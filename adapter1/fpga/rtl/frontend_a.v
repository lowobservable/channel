==> flow/design.v <==
`default_nettype none
module frontend_a (
    input wire clk,
    input wire reset,
    input wire enable,
    output reg [7:0] b_bus_in,
    output reg b_bus_in_parity,
    input wire [7:0] b_bus_out,
    input wire b_bus_out_parity,
    output reg b_mark_0_in,
    input wire b_mark_0_out,
    input wire b_operational_out,
    output reg b_request_in,
    input wire b_hold_out,
    input wire b_select_out,
    output reg b_select_in,
    input wire b_address_out,
    output reg b_operational_in,
    output reg b_address_in,
    input wire b_command_out,
    output reg b_status_in,
    output reg b_service_in,
    input wire b_service_out,
    input wire b_suppress_out,
    output reg b_data_in,
    input wire b_data_out,
    output reg b_disconnect_in,
    output reg b_metering_in,
    input wire b_metering_out,
    input wire b_clock_out,
    input wire [7:0] a_bus_in_n,
    input wire a_bus_in_parity_n,
    output reg [7:0] a_bus_out,
    output reg a_bus_out_parity,
    input wire a_mark_0_in_n,
    output reg a_mark_0_out,
    output reg a_operational_out,
    input wire a_request_in_n,
    output reg a_hold_out,
    output reg a_select_out,
    input wire a_select_in_n,
    output reg a_address_out,
    input wire a_operational_in_n,
    input wire a_address_in_n,
    output reg a_command_out,
    input wire a_status_in_n,
    input wire a_service_in_n,
    output reg a_service_out,
    output reg a_suppress_out,
    input wire a_data_in_n,
    output reg a_data_out,
    input wire a_disconnect_in_n,
    input wire a_metering_in_n,
    output reg a_metering_out,
    output reg a_clock_out,
    output reg driver_enable
);
    reg [15:0] bus_in_n_d;
    reg [1:0] bus_in_parity_n_d;
    reg [1:0] mark_0_in_n_d;
    reg [1:0] request_in_n_d;
    reg [1:0] select_in_n_d;
    reg [1:0] operational_in_n_d;
    reg [1:0] address_in_n_d;
    reg [1:0] status_in_n_d;
    reg [1:0] service_in_n_d;
    reg [1:0] data_in_n_d;
    reg [1:0] disconnect_in_n_d;
    reg [1:0] metering_in_n_d;
    always @(posedge clk)
    begin
        bus_in_n_d <= { bus_in_n_d[7:0], a_bus_in_n };
        bus_in_parity_n_d <= { bus_in_parity_n_d[0], a_bus_in_parity_n };
        mark_0_in_n_d <= { mark_0_in_n_d[0], a_mark_0_in_n };
        request_in_n_d <= { request_in_n_d[0], a_request_in_n };
        select_in_n_d <= { select_in_n_d[0], a_select_in_n };
        operational_in_n_d <= { operational_in_n_d[0], a_operational_in_n };
        address_in_n_d <= { address_in_n_d[0], a_address_in_n };
        status_in_n_d <= { status_in_n_d[0], a_status_in_n };
        service_in_n_d <= { service_in_n_d[0], a_service_in_n };
        data_in_n_d <= { data_in_n_d[0], a_data_in_n };
        disconnect_in_n_d <= { disconnect_in_n_d[0], a_disconnect_in_n };
        metering_in_n_d <= { metering_in_n_d[0], a_metering_in_n };
        if (reset)
        begin
            bus_in_n_d <= 16'b0;
            bus_in_parity_n_d <= 2'b0;
            mark_0_in_n_d <= 2'b0;
            request_in_n_d <= 2'b0;
            select_in_n_d <= 2'b0;
            operational_in_n_d <= 2'b0;
            address_in_n_d <= 2'b0;
            status_in_n_d <= 2'b0;
            service_in_n_d <= 2'b0;
            data_in_n_d <= 2'b0;
            disconnect_in_n_d <= 2'b0;
            metering_in_n_d <= 2'b0;
        end
    end
    always @(posedge clk)
    begin
        if (enable)
        begin
            b_bus_in <= ~bus_in_n_d[15:8];
            b_bus_in_parity <= ~bus_in_parity_n_d[1];
            b_mark_0_in <= ~mark_0_in_n_d[1];
            b_request_in <= ~request_in_n_d[1];
            b_select_in <= ~select_in_n_d[1];
            b_operational_in <= ~operational_in_n_d[1];
            b_address_in <= ~address_in_n_d[1];
            b_status_in <= ~status_in_n_d[1];
            b_service_in <= ~service_in_n_d[1];
            b_data_in <= ~data_in_n_d[1];
            b_disconnect_in <= ~disconnect_in_n_d[1];
            b_metering_in <= ~metering_in_n_d[1];
        end
        else
        begin
            b_bus_in <= 8'b0;
            b_bus_in_parity <= 1'b0;
            b_mark_0_in <= 1'b0;
            b_request_in <= 1'b0;
            b_select_in <= b_select_out;
            b_operational_in <= 1'b0;
            b_address_in <= 1'b0;
            b_status_in <= 1'b0;
            b_service_in <= 1'b0;
            b_data_in <= 1'b0;
            b_disconnect_in <= 1'b0;
            b_metering_in <= 1'b0;
        end
        if (reset)
        begin
            b_bus_in <= 8'b0;
            b_bus_in_parity <= 1'b0;
            b_mark_0_in <= 1'b0;
            b_request_in <= 1'b0;
            b_select_in <= 1'b0;
            b_operational_in <= 1'b0;
            b_address_in <= 1'b0;
            b_status_in <= 1'b0;
            b_service_in <= 1'b0;
            b_data_in <= 1'b0;
            b_disconnect_in <= 1'b0;
            b_metering_in <= 1'b0;
        end
    end
    always @(posedge clk)
    begin
        if (enable)
        begin
            a_bus_out <= b_bus_out;
            a_bus_out_parity <= b_bus_out_parity;
            a_mark_0_out <= b_mark_0_out;
            a_operational_out <= b_operational_out;
            a_hold_out <= b_hold_out;
            a_select_out <= b_select_out;
            a_address_out <= b_address_out;
            a_command_out <= b_command_out;
            a_service_out <= b_service_out;
            a_suppress_out <= b_suppress_out;
            a_data_out <= b_data_out;
            a_metering_out <= b_metering_out;
            a_clock_out <= b_clock_out;
            driver_enable <= 1'b1;
        end
        else
        begin
            a_bus_out <= 8'b0;
            a_bus_out_parity <= 1'b0;
            a_mark_0_out <= 1'b0;
            a_operational_out <= 1'b0;
            a_hold_out <= 1'b0;
            a_select_out <= 1'b0;
            a_address_out <= 1'b0;
            a_command_out <= 1'b0;
            a_service_out <= 1'b0;
            a_suppress_out <= 1'b0;
            a_data_out <= 1'b0;
            a_metering_out <= 1'b0;
            a_clock_out <= 1'b0;
            driver_enable <= 1'b0;
        end
        if (reset)
        begin
            a_bus_out <= 8'b0;
            a_bus_out_parity <= 1'b0;
            a_mark_0_out <= 1'b0;
            a_operational_out <= 1'b0;
            a_hold_out <= 1'b0;
            a_select_out <= 1'b0;
            a_address_out <= 1'b0;
            a_command_out <= 1'b0;
            a_service_out <= 1'b0;
            a_suppress_out <= 1'b0;
            a_data_out <= 1'b0;
            a_metering_out <= 1'b0;
            a_clock_out <= 1'b0;
            driver_enable <= 1'b0;
        end
    end
endmodule
# Tool chain data of frontend_a
# What the tools print for frontend_a, step after step.
# Lines are those of the file above, counted from 1.
# Operators: Yosys type, input widths -> output width; for muxes data width and select width s.
# Library cell names are shortened.
# A cell with -- has no value.
# design
top_module,frontend_a
clock,clk
cell_library,sky130hd
pvt_corner,tt_025C_1v80

# Elaborated design
# Counts by Yosys on the flattened word-level netlist (proc, flatten, opt, wreduce; memories kept). Register bits leave out memories and registers merged into their read ports (data or address); mux counts leave out enables and synchronous resets folded into registers. Print and check cells are left out. Cells with the same type and inputs are merged into one.
# op_classes
n_mux,2
reduce_and_logical,1
n_logic,13
# ops
cell,n
$not 1->1,12
$not 8->8,1
$reduce_or 2->1,1
$mux 1,2
# word_totals
out_inout_bits,40
inputBits,42
word_cells,54
reg_bits,78

# Depth
# Longest topological path by Yosys (ltp), each cell counted once; first at word level (registers and memories cut), then after technology mapping (sequential cells cut; the memories' decode and read muxes count).
# logic_depth
depth_word,2
ABC_AREA,0
ltp_mapped,5
depth_no_buf,3

# Netlist
# Source: synth_stat.txt of the flow (Yosys; design flattened, memories mapped). It holds for the ABC_AREA given above (unset counts as 0); a run with the other value may have another netlist.
# types
cell_type,n,type_area_um2
dfxtp_1,78,1.56E+03
nor2b_1,35,218.96
and2_4,19,166.41
nor2_1,18,67.565
buf_6,3,33.782
and2b_1,3,22.522
nand2b_1,3,18.768
clkbuf_1,3,11.261
buf_2,2,10.01
and2_1,1,6.256
inv_4,1,6.256
a21oi_1,1,5.005
# synth_totals
mapped_cells,167
mapped_area_mm2,0.0021283
seq_area_mm2,0.0015615
flip_flops,78

# Path before layout
# Path of least setup slack by OpenSTA after synthesis, without wires, with an ideal clock, recovery checks aside; 20% of the period is set as input and as output delay. Where synthesis merged equal registers, the netlist keeps one of their names.
# synth_path
path_kind,input-to-reg
startpoint,input port reset
endpoint,register a_bus_out[0]
in_delay_ns,0.173
path_stages,5
tclk_ns,0.864
t_arrival_ns,0.690
path_slack_ns,0.061
launch_ns,0.173
delay_ns,0.630
period_less_setup_slack_ns,0.803
# "delay_ns" = arrival - input delay + setup time.
# "path_stages": output pins that drive a net of the path, with the launching flip-flop's if there is one; two outputs of one cell count as two.
# "period_less_setup_slack_ns" is the clock period less the worst setup slack; recovery checks do not enter. This is arithmetic on one report: input and output delays are still those of the set period (20% each).
# The rows between start and end are the longest chain of elaborated cells between them; the timing report does not say that the signal goes this way. Where chains are equally long, one stands for them.
# Each line given opens the expression or statement behind the cell; cells for indexed reads and writes are added by Yosys, which also makes memories of some case tables.
# A register here has more assigning lines than the two given.
# synth_via
cell_sequence,nand2b_1 > buf_6 > inv_4 > buf_6 > and2_4
elab_chain_len,1
cone_cells,1
cone_classes,reduce/logical: 1
# synth_lines
item,line,source
"start, declared",4,"input wire reset,"
$reduce_or 2->1,--,
"end, assigned",152,a_bus_out <= b_bus_out;
"end, assigned",169,a_bus_out <= 8'b0;
"end, declared",33,"output reg [7:0] a_bus_out,"

# Timing after layout
# From the final timing report of flow run 2: the path of least setup slack in the routed layout; clock arrival at registers is part of the times.
# layout_path
path_kind,reg-to-output
startpoint,register b_bus_in[3]
endpoint,output port b_bus_in[3]
path_stages,2
tclk_ns,0.925
path_slack_ns,-0.03
launch_ns,0.33
t_arrival_ns,0.77
# A register here has more assigning lines than the two given.
# layout_via
cell_sequence,dfxtp_1 > buf_2
elab_chain_len,0
cone_cells,0
# layout_lines
item,line,source
"start, declared",6,"output reg [7:0] b_bus_in,"
"start, assigned",104,b_bus_in <= ~bus_in_n_d[15:8];
"start, assigned",119,b_bus_in <= 8'b0;
"end, declared",6,

# frontend_a through Yosys and OpenROAD on sky130hd: 2 stored runs, unordered, with their settings and measured results. The constraints put input and output delay at 20% of the set period each and load the outputs with 0.01 pF.
# "period_less_ws_ns" = clock period - worst setup slack. The figure is calculated, with input and output delays left at 20% of the set period.
# By "worst_path_time_ns" is meant the share of the clock period that the worst setup path is allowed (20% is reserved at inputs, 20% at outputs), minus its slack. Clock arrival times at its registers enter into it.
# By "power_mw" is meant OpenSTA's value without simulated activity: inputs other than the clock are taken to toggle once in ten clock periods, and the tool carries that through the logic.
# Settings: - = not set for that run.
# A result given as - is not shown for that run.
stored run,period_ns,CORE_UTILIZATION,SETUP_SLACK_MARGIN,PLACE_DENSITY,CELL_PAD_IN_SITES_GLOBAL_PLACEMENT,CELL_PAD_IN_SITES_DETAIL_PLACEMENT,GPL_TIMING_DRIVEN,CTS_CLUSTER_DIAMETER,MIN_ROUTING_LAYER,CAP_MARGIN,CORE_MARGIN,SLEW_MARGIN,fin_util_pct,fin_tns_ns,design.die.area_mm2,finish.stdcell_area_mm2,period_less_ws_ns,setup_ws_ns,holdWs_ns,yosys.chip_area_mm2,worst_path_time_ns,critical_path_kind,power_mw
flow run 1,0.652,59,0.03,0.71,1,2,0,318,met1,20,2,20,-,-,-,-,-,-,-,-,-,-,-
flow run 2,0.925,30,-,-,-,-,-,-,-,20,2,20,46.6,-0.683,0.0077836,0.0031831,0.955,-0.030,0.372,0.0021283,0.77,reg-to-output,6.740
# Flow run 1: no results, placement failed with GPL-0301
