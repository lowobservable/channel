==> flow/design.v <==
`default_nettype none
module tee (
    input wire clk,
    output reg [7:0] b_bus_in,
    output reg b_bus_in_parity,
    input wire [7:0] b_bus_out,
    input wire b_bus_out_parity,
    input wire b_operational_out,
    output reg b_request_in,
    input wire b_hold_out,
    input wire b_select_out,
    output reg b_select_in,
    input wire b_address_out,
    output reg b_operational_in,
    output reg b_address_in,
    input wire b_command_out,
    output reg b_status_in,
    output reg b_service_in,
    input wire b_service_out,
    input wire b_suppress_out,
    input wire [7:0] a_bus_in,
    input wire a_bus_in_parity,
    output reg [7:0] a_bus_out,
    output reg a_bus_out_parity,
    output reg a_operational_out,
    input wire a_request_in,
    output reg a_hold_out,
    output reg a_select_out,
    input wire a_select_in,
    output reg a_address_out,
    input wire a_operational_in,
    input wire a_address_in,
    output reg a_command_out,
    input wire a_status_in,
    input wire a_service_in,
    output reg a_service_out,
    output reg a_suppress_out,
    input wire [7:0] bus_in,
    input wire bus_in_parity,
    output reg [7:0] bus_out,
    output reg bus_out_parity,
    output reg operational_out,
    input wire request_in,
    output reg hold_out,
    output reg address_out,
    input wire operational_in,
    input wire address_in,
    output reg command_out,
    input wire status_in,
    input wire service_in,
    output reg service_out,
    output reg suppress_out,
    output reg selection_x,
    input wire selection_y
);
    parameter PRIORITY = 1'b1;
    parameter BYPASS = 1'b0;
    always @(posedge clk)
    begin
        b_bus_in <= a_bus_in | bus_in;
        b_bus_in_parity <= a_bus_in_parity | bus_in_parity;
        b_request_in <= a_request_in | request_in;
        b_select_in <= !PRIORITY && !BYPASS ? selection_y : a_select_in;
        b_operational_in <= a_operational_in | operational_in;
        b_address_in <= a_address_in | address_in;
        b_status_in <= a_status_in | status_in;
        b_service_in <= a_service_in | service_in;
        a_bus_out <= b_bus_out;
        a_bus_out_parity <= b_bus_out_parity;
        a_operational_out <= b_operational_out;
        a_hold_out <= b_hold_out;
        a_select_out <= PRIORITY && !BYPASS ? selection_y : b_select_out;
        a_address_out <= b_address_out;
        a_command_out <= b_command_out;
        a_service_out <= b_service_out;
        a_suppress_out <= b_suppress_out;
        bus_out <= b_bus_out;
        bus_out_parity <= b_bus_out_parity;
        operational_out <= b_operational_out;
        hold_out <= b_hold_out;
        address_out <= b_address_out;
        command_out <= b_command_out;
        service_out <= b_service_out;
        suppress_out <= b_suppress_out;
        selection_x <= !BYPASS ? (PRIORITY ? b_select_out : a_select_in) : 1'b0;
    end
endmodule
Reports on tee. The steps from the RTL of tee to its reports follow in flow order. Line numbers count from 1 in the design file above. The mark - stands for no value.

Design top: tee. Clock: clk. Standard-cell library: sky130hd. Library corner: tt_025C_1v80.

Word level. Counts by Yosys on the flattened word-level netlist (proc, flatten, opt, wreduce; memories kept). Register bits leave out memories and registers merged into their read ports (data or address); mux counts leave out enables and synchronous resets folded into registers. Print and check cells are left out. Cells with the same type and inputs are merged into one.

Bitwise operators: 7.

Operator list (number): 8-bit bitwise OR (1); 1-bit bitwise OR (6).

Register bits: 32. Under elaborated cells stands 25.

Logic depth. Longest topological path by Yosys (ltp), each cell counted once; first at word level (registers and memories cut), then after technology mapping (sequential cells cut; the memories' decode and read muxes count).

Under word-level depth stands 1. For ABC_AREA the number is 0. The figure for mapped depth is 1.

After synthesis. The flow's flattened synthesis, as Yosys stat reports it; memories are mapped. The netlist is that of the ABC_AREA named above (0 if unset); the other value can give another one.

The entry for mapped cells reads 61. The entry for chip area (Yosys) reads 0.0008408 mm². Under sequential area stands 0.0006406 mm². The entry for mapped flip-flops reads 32.

Cells by type (number): sky130_fd_sc_hd__dfxtp_1 (32); sky130_fd_sc_hd__buf_4 (15); sky130_fd_sc_hd__or2_1 (14).

Timing after synthesis. Path of least setup slack by OpenSTA after synthesis, without wires, with an ideal clock, recovery checks aside; 20% of the period is set as input and as output delay. Where synthesis merged equal registers, the netlist keeps one of their names.

Kind: register to output. Start: reg address_out. End: out address_out. For clock period the number is 766 ps. Under launch time at the first pin stands 0 ps. For data arrival time the number is 485 ps. The figure for data required time is 613 ps. Slack: 128 ps. Delay of the path: 485 ps. Under stages on the path stands 2. For synthesis period reached the number is 638 ps.

"delay of the path" is the arrival time less input delay plus setup time. At an output port there is no setup time. "stages on the path" counts driving pins, that of a launching flip-flop among them; a cell with two outputs on the path counts twice. "synthesis period reached" = period - worst setup slack (recovery checks aside). The figure is calculated, with input and output delays left at 20% of the set period.

Cell sequence: sky130_fd_sc_hd__dfxtp_1 > sky130_fd_sc_hd__buf_4. Under length of the longest elaborated chain stands 0. The entry for elaborated cells between the ends (all ways) reads 0. For RTL lines with such cells the number is 0.

Ends and longest elaborated chain, post-synthesis: start: declaration (line 45) `output reg address_out,`; start: assignment (line 81) `address_out <= b_address_out;`; end: declaration (line 45).

Timing after layout. Path of least setup slack in the final report of stored run 2 (OpenROAD, finished layout, wires in). Where an end is a register, its clock arrival counts in the times. The path's times are printed in steps of 10 ps; the period is the one set.

Kind: register to output. Start: reg b_select_in. End: out b_select_in. For clock period the number is 1150 ps. Under launch time at the first pin stands 330 ps. For data arrival time the number is 890 ps. The figure for data required time is 920 ps. Slack: 30 ps. Under stages on the path stands 2.

Cell sequence: sky130_fd_sc_hd__dfxtp_1 > sky130_fd_sc_hd__clkdlybuf4s15_1. Under length of the longest elaborated chain stands 0. The entry for elaborated cells between the ends (all ways) reads 0. For RTL lines with such cells the number is 0.

Ends and longest elaborated chain, post-layout: start: declaration (line 12) `output reg b_select_in,`; start: assignment (line 63) `b_select_in <= !PRIORITY && !BYPASS ? selection_y : a_select_in;`; end: declaration (line 12).

Lab notebook: tee

Measured data: module tee, platform sky130hd, 2 stored runs of the flow under differing settings, order arbitrary. Input and output delays are each 20% of the period that was set; the output load is 0.01 pF. "achieved period" is the run's clock period less its worst setup slack. It is reckoned from that one timing run; input and output delays stay at 20% of the period that was set. "time of the worst setup path": the worst setup path's part of the clock period (all of it between registers, 20% less for each end at a port) less its slack. A launch clock that arrives late makes it longer, a capture clock that arrives late makes it shorter. "power consumption" rests on the timing tool's default activity at the inputs, not on a simulated workload. "time of the worst setup path" is known to 10 ps.

Files of stored run 1:
==> flow/run.sh <==
#!/bin/bash
# the make line also repeats the synthesis and layout settings of config.mk as NAME=value (left out here)
make -C /OpenROAD-flow-scripts/flow DESIGN_CONFIG=/design/flow/config.mk WORK_HOME=/design/flow/orfs CLKGATE_MAP_FILE= finish
==> flow/config.mk <==
export PLATFORM = sky130hd
export DESIGN_NAME = tee
export DESIGN_NICKNAME = tee
export VERILOG_FILES = /design/flow/design.v
export SDC_FILE = /design/flow/constraint.sdc
export NUM_CORES = 4
export LEC_CHECK = 0
export CAP_MARGIN = 20
export CELL_PAD_IN_SITES_GLOBAL_PLACEMENT = 3
export CORE_MARGIN = 4
export CORE_UTILIZATION = 43
export CTS_CLUSTER_SIZE = 12
export PLACE_DENSITY = 0.67
export SETUP_SLACK_MARGIN = -0.0
export SLEW_MARGIN = 10
export TNS_END_PERCENT = 75
==> flow/constraint.sdc <==
create_clock -name core_clock -period 0.486 [get_ports {clk}]
set_input_delay 0.0972 -clock core_clock [delete_from_list [all_inputs] [get_ports {clk}]]
set_output_delay 0.0972 -clock core_clock [all_outputs]
set_load 0.01 [all_outputs]

Outcome of stored run 1: not finished: placement ended with error GPL-0301.

Files of stored run 2:
==> flow/run.sh <==
#!/bin/bash
# the make line also repeats the synthesis and layout settings of config.mk as NAME=value (left out here)
make -C /OpenROAD-flow-scripts/flow DESIGN_CONFIG=/design/flow/config.mk WORK_HOME=/design/flow/orfs CLKGATE_MAP_FILE= finish
==> flow/config.mk <==
export PLATFORM = sky130hd
export DESIGN_NAME = tee
export DESIGN_NICKNAME = tee
export VERILOG_FILES = /design/flow/design.v
export SDC_FILE = /design/flow/constraint.sdc
export NUM_CORES = 4
export LEC_CHECK = 0
export CAP_MARGIN = 20
export CORE_MARGIN = 2
export CORE_UTILIZATION = 40
export SLEW_MARGIN = 20
==> flow/constraint.sdc <==
create_clock -name core_clock -period 1.15 [get_ports {clk}]
set_input_delay 0.2300 -clock core_clock [delete_from_list [all_inputs] [get_ports {clk}]]
set_output_delay 0.2300 -clock core_clock [all_outputs]
set_load 0.01 [all_outputs]

Results of stored run 2. The achieved period reads 1124 ps. The measured standard-cell area after layout is 0.001594 mm². The worst hold slack after layout stands at 324 ps. The measured worst setup slack after layout is 26 ps. The measured time of the worst setup path is 890 ps. Critical path type: register to output. The chip area in the Yosys report is 0.0008408 mm². The die area comes to 0.0024845 mm². The power consumption reads 0.002159 W.
